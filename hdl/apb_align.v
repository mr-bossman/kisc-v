==> flow/design.v <==
module apb_align
	#(	parameter ADDR_WIDTH = 32,
		parameter DATA_WIDTH = 32)
	(
		input APB_PCLK,
		input APB_PRESETn,
		input [ADDR_WIDTH-1:0] paddr,
		input [DATA_WIDTH-1:0] pdata,
		output reg [DATA_WIDTH-1:0] prdata,
		input psel,
		input penable,
		input pwrite,
		input [3:0] pstb,
		output pready,
		output [ADDR_WIDTH-1:0] aligned_paddr,
		output reg [DATA_WIDTH-1:0] aligned_pdata,
		input [DATA_WIDTH-1:0] aligned_prdata,
		output reg aligned_penable,
		output [3:0] aligned_pstb,
		input aligned_pready);
reg [1:0]done;
wire [7:0]mask = {4'b0, pstb[3:0]} << paddr[1:0];
assign aligned_pstb = mask[(4*done[0])+:4];
assign aligned_paddr = {{paddr[ADDR_WIDTH-1:2] + done[0]}, 2'b0};
wire [31:0]offset = {28'b0, done[0], 2'b0} - {30'b0,paddr[1:0]};
initial begin
	done = 0;
	aligned_penable = 0;
end
integer i;
always @(*) begin
	for( i = 0; i < (ADDR_WIDTH/8);i = i + 1) begin
		if(aligned_pstb[i])
			aligned_pdata[8*i+:8] = pdata[8*(i+offset)+: 8];
		else
			aligned_pdata[8*i+:8] = 0;
	end
end
assign pready = penable && psel && done[1];
always @(posedge APB_PCLK) begin
	if(penable) begin
		if(paddr[1:0] != 2'b00) begin
			if(aligned_pready) begin
				done <= done + 1;
				aligned_penable <= 0;
			end else begin
				aligned_penable <= 1;
			end
		end else begin
			aligned_penable <= 1;
			if(aligned_pready) begin
				done <= 2;
				aligned_penable <= 0;
			end
		end
		if(!pwrite && aligned_pready) begin
			if(done == 0) begin
				case(paddr[1:0])
					2'b00: prdata <= aligned_prdata;
					2'b01: prdata[23:0] <= aligned_prdata[31:8];
					2'b10: prdata[15:0] <= aligned_prdata[31:16];
					2'b11: prdata[7:0] <= aligned_prdata[31:24];
				endcase
			end else if (done == 1) begin
				case(paddr[1:0])
					2'b00: ;
					2'b01: prdata[31:24] <= aligned_prdata[7:0];
					2'b10: prdata[31:16] <= aligned_prdata[15:0];
					2'b11: prdata[31:8] <= aligned_prdata[23:0];
				endcase
			end
		end
	end
	if(done == 2)
		done <= 0;
end
endmodule
# Tool chain data of apb_align
# What the tools print for apb_align, step after step.
# Line numbers count from 1 in the design file above.
# Library cell names are shortened.
# A cell with n/a has no value.
[design] top_module="apb_align" clock="APB_PCLK" cell_library="sky130hd" pvt_corner="tt_025C_1v80"

# After elaboration
# Source: Yosys, flattened and elaborated, memories not mapped. Widths are those after wreduce. Registers that Yosys merges into a memory's read port (data or address) are not register bits. Print and check cells do not count. Equal cells are merged and count once.
[bits] reg_bits=35
[op_classes] add_sub_neg=6 equal=8 shifts=6 muxes=21 reduce_and_logical=16
[op_table] cell="32-bit by 8-bit indexed select with 8-bit output" count=3
[op_table] cell="8-bit two-way mux" count=12
[op_table] cell="8-bit case mux with 3-bit select" count=2
[op_table] cell="32-bit by 7-bit indexed select with 8-bit output" count=1
[op_table] cell="8-bit case mux with 4-bit select" count=1
[op_table] cell="8-bit case mux with 2-bit select" count=2
[op_table] cell="30-bit by 1-bit adder with 30-bit output" count=1
[op_table] cell="5-bit AND reduction" count=3
[op_table] cell="3-bit by 4-bit adder with 5-bit output (first input constant)" count=2
[op_table] cell="4-bit by 2-bit left shift with 8-bit output" count=1
[op_table] cell="8-bit by 4-bit indexed select with 4-bit output" count=1
[op_table] cell="2-bit equality test (second input constant)" count=3
[op_table] cell="2-bit nonzero test" count=3
[op_table] cell="2-bit two-way mux" count=3
[op_table] cell="2-bit by 4-bit adder with 5-bit output (first input constant)" count=1
[op_table] cell="2-bit by 1-bit equality test with 1-bit output (second input constant)" count=2
[op_table] cell="2-bit zero test" count=2
[op_table] cell="3-bit by 2-bit subtractor with 4-bit output" count=1
[op_table] cell="4-bit by 1-bit != test with 1-bit output (second input constant)" count=1
[op_table] cell="4-bit nonzero test" count=1
[op_table] cell="1-bit logical AND" count=3
[op_table] cell="3-bit by 1-bit != test with 1-bit output (second input constant)" count=1
[op_table] cell="3-bit AND reduction" count=1
[op_table] cell="3-bit nonzero test" count=1
[op_table] cell="2-bit by 1-bit adder with 2-bit output (second input constant)" count=1
[op_table] cell="2-bit by 1-bit != test with 1-bit output (second input constant)" count=1
[op_table] cell="2-bit AND reduction" count=1
[op_table] cell="1-bit zero test" count=1
[op_table] cell="1-bit two-way mux" count=1

# Depth
# Longest topological path by Yosys (ltp), each cell counted once; first at word level (registers and memories cut), then after technology mapping (sequential cells cut; the memories' decode and read muxes count).
[logic_depth] depth_word=4 ABC_AREA=0 mapped_depth=13 mapped_depth_nobuf=10

# Mapped cells and area
# The flow's flattened synthesis, as Yosys stat reports it; memories are mapped. The netlist is that of the ABC_AREA named above (0 if unset); the other value can give another one.
[mapped] stdcells=413 mapped_area_um2=3975.1 ff_cells=35 n_buf=32
[by_type] type="edfxtp_1" count=33 area_total_um2=990.95
[by_type] type="mux4_2" count=24 area_total_um2=540.518
[by_type] type="mux2i_1" count=31 area_total_um2=310.298
[by_type] type="xor2_1" count=23 area_total_um2=201.443
[by_type] type="nor2b_1" count=28 area_total_um2=175.168
[by_type] type="ha_1" count=12 area_total_um2=150.144
[by_type] type="nor2_1" count=36 area_total_um2=135.13
[by_type] type="a221o_1" count=11 area_total_um2=110.106
[by_type] type="a211oi_1" count=14 area_total_um2=105.101
[by_type] type="a21oi_1" count=19 area_total_um2=95.091
[by_type] type="xnor2_1" count=10 area_total_um2=87.584
[by_type] type="a22oi_1" count=11 area_total_um2=82.579
[by_type] type="a222oi_1" count=8 area_total_um2=80.077
[by_type] type="o22a_1" count=8 area_total_um2=70.067
[by_type] type="nor4_1" count=11 area_total_um2=68.816
[by_type] type="nand3_1" count=13 area_total_um2=65.062
[by_type] type="clkbuf_1" count=17 area_total_um2=63.811
[by_type] type="nand2_1" count=17 area_total_um2=63.811
# Other cell types: 31; their cells: 87.

# Timing after synthesis
# OpenSTA on the mapped netlist: ideal clock, no wires. The path of least setup slack (recovery checks aside). Input and output delay are each 20% of the period. Register names are those of the netlist, which keeps one name where synthesis merged equal registers.
[synth_path] path_kind="input to output" from="in paddr[0]" to="out aligned_pdata[24]" clock_period_ps=6160 output_delay_ps=1232 t_first_pin_ps=1232 arrival_time_ps=3990 required_time_ps=4928 path_slack_ps=938 delay_ps=2758 stages=13 path_buffers=3 period_less_setup_slack_ps=5222
# "delay_ps" = arrival - input delay + setup time.
# A path that ends at an output port has no setup time.
# "stages" counts driving pins, that of a launching flip-flop among them; a cell with two outputs on the path counts twice.
# "period_less_setup_slack_ps" is the clock period less the worst setup slack; recovery checks do not enter. This is arithmetic on one report: input and output delays are still those of the set period (20% each).
# Between the ends stands the longest chain of elaborated cells between them, by number of cells; it is not shown to be the way that was timed. Of several equally long chains one is given.
# A line is the first line of the expression or statement that the cell stems from. Yosys adds cells for indexed reads and writes and turns some case tables into memories.
[synth_between] cell_sequence="buf_2 -> buf_2 -> inv_1 -> ha_1 -> clkinv_1 -> clkbuf_1 -> ha_1 -> inv_1 -> ha_1 -> xnor2_1 -> o221ai_1 -> a2111o_1 -> nor2b_1" elab_chain_len=4 cells_between=6 cone_classes="add/sub (2); shift (3); mux (1)"
[synth_lines] item="start: declaration" line=7 source="input [ADDR_WIDTH-1:0] paddr,"
[synth_lines] item="3-bit by 2-bit subtractor with 4-bit output" line=25 source="wire [31:0]offset = {28'b0, done[0], 2'b0} - {30'b0,paddr[1:0]};"
[synth_lines] item="3-bit by 4-bit adder with 5-bit output" line=34 source="aligned_pdata[8*i+:8] = pdata[8*(i+offset)+: 8];"
[synth_lines] item="32-bit by 8-bit indexed select with 8-bit output" line=34
[synth_lines] item="8-bit two-way mux" line=33 source="if(aligned_pstb[i])"
[synth_lines] item="end: declaration" line=16 source="output reg [DATA_WIDTH-1:0] aligned_pdata,"

Add stored flow runs of apb_align

apb_align through Yosys and OpenROAD on sky130hd: 2 stored runs, unordered, with their settings. The constraints put input and output delay at 20% of the set period each and load the outputs with 0.01 pF.

[flow] flow run 1: files
==> flow/run.sh <==
#!/bin/bash
# the make line also repeats the synthesis and layout settings of config.mk as NAME=value (left out here)
make -C /OpenROAD-flow-scripts/flow DESIGN_CONFIG=/design/flow/config.mk WORK_HOME=/design/flow/orfs CLKGATE_MAP_FILE= finish
==> flow/config.mk <==
export PLATFORM = sky130hd
export DESIGN_NAME = apb_align
export DESIGN_NICKNAME = apb_align
export VERILOG_FILES = /design/flow/design.v
export SDC_FILE = /design/flow/constraint.sdc
export NUM_CORES = 4
export LEC_CHECK = 0
export CAP_MARGIN = 20
export CORE_MARGIN = 2
export CORE_UTILIZATION = 67
export CTS_CLUSTER_DIAMETER = 315
export CTS_CLUSTER_SIZE = 75
export GPL_TIMING_DRIVEN = 0
export HOLD_SLACK_MARGIN = 0.08
export MAX_ROUTING_LAYER = met4
export PLACE_DENSITY_LB_ADDON = 0.1
export SETUP_SLACK_MARGIN = -0.03
export SLEW_MARGIN = 20
==> flow/constraint.sdc <==
create_clock -name core_clock -period 7.25 [get_ports {APB_PCLK}]
set_input_delay 1.4500 -clock core_clock [delete_from_list [all_inputs] [get_ports {APB_PCLK}]]
set_output_delay 1.4500 -clock core_clock [all_outputs]
set_load 0.01 [all_outputs]

[flow] flow run 1: not finished: placement ended with error FLW-0024

[flow] flow run 2: files
==> flow/run.sh <==
#!/bin/bash
# the make line also repeats the synthesis and layout settings of config.mk as NAME=value (left out here)
make -C /OpenROAD-flow-scripts/flow DESIGN_CONFIG=/design/flow/config.mk WORK_HOME=/design/flow/orfs CLKGATE_MAP_FILE= finish
==> flow/config.mk <==
export PLATFORM = sky130hd
export DESIGN_NAME = apb_align
export DESIGN_NICKNAME = apb_align
export VERILOG_FILES = /design/flow/design.v
export SDC_FILE = /design/flow/constraint.sdc
export NUM_CORES = 4
export LEC_CHECK = 0
export ABC_AREA = 1
export CAP_MARGIN = 20
export CELL_PAD_IN_SITES_DETAIL_PLACEMENT = 1
export CORE_ASPECT_RATIO = 1.06
export CORE_MARGIN = 4
export CORE_UTILIZATION = 66
export CTS_CLUSTER_DIAMETER = 269
export CTS_CLUSTER_SIZE = 31
export HOLD_SLACK_MARGIN = 0.08
export MIN_ROUTING_LAYER = met2
export SETUP_SLACK_MARGIN = 1.14
export SLEW_MARGIN = 20
==> flow/constraint.sdc <==
create_clock -name core_clock -period 6.5 [get_ports {APB_PCLK}]
set_input_delay 1.3000 -clock core_clock [delete_from_list [all_inputs] [get_ports {APB_PCLK}]]
set_output_delay 1.3000 -clock core_clock [all_outputs]
set_load 0.01 [all_outputs]

[flow] flow run 2: not finished: placement ended with error GPL-0301
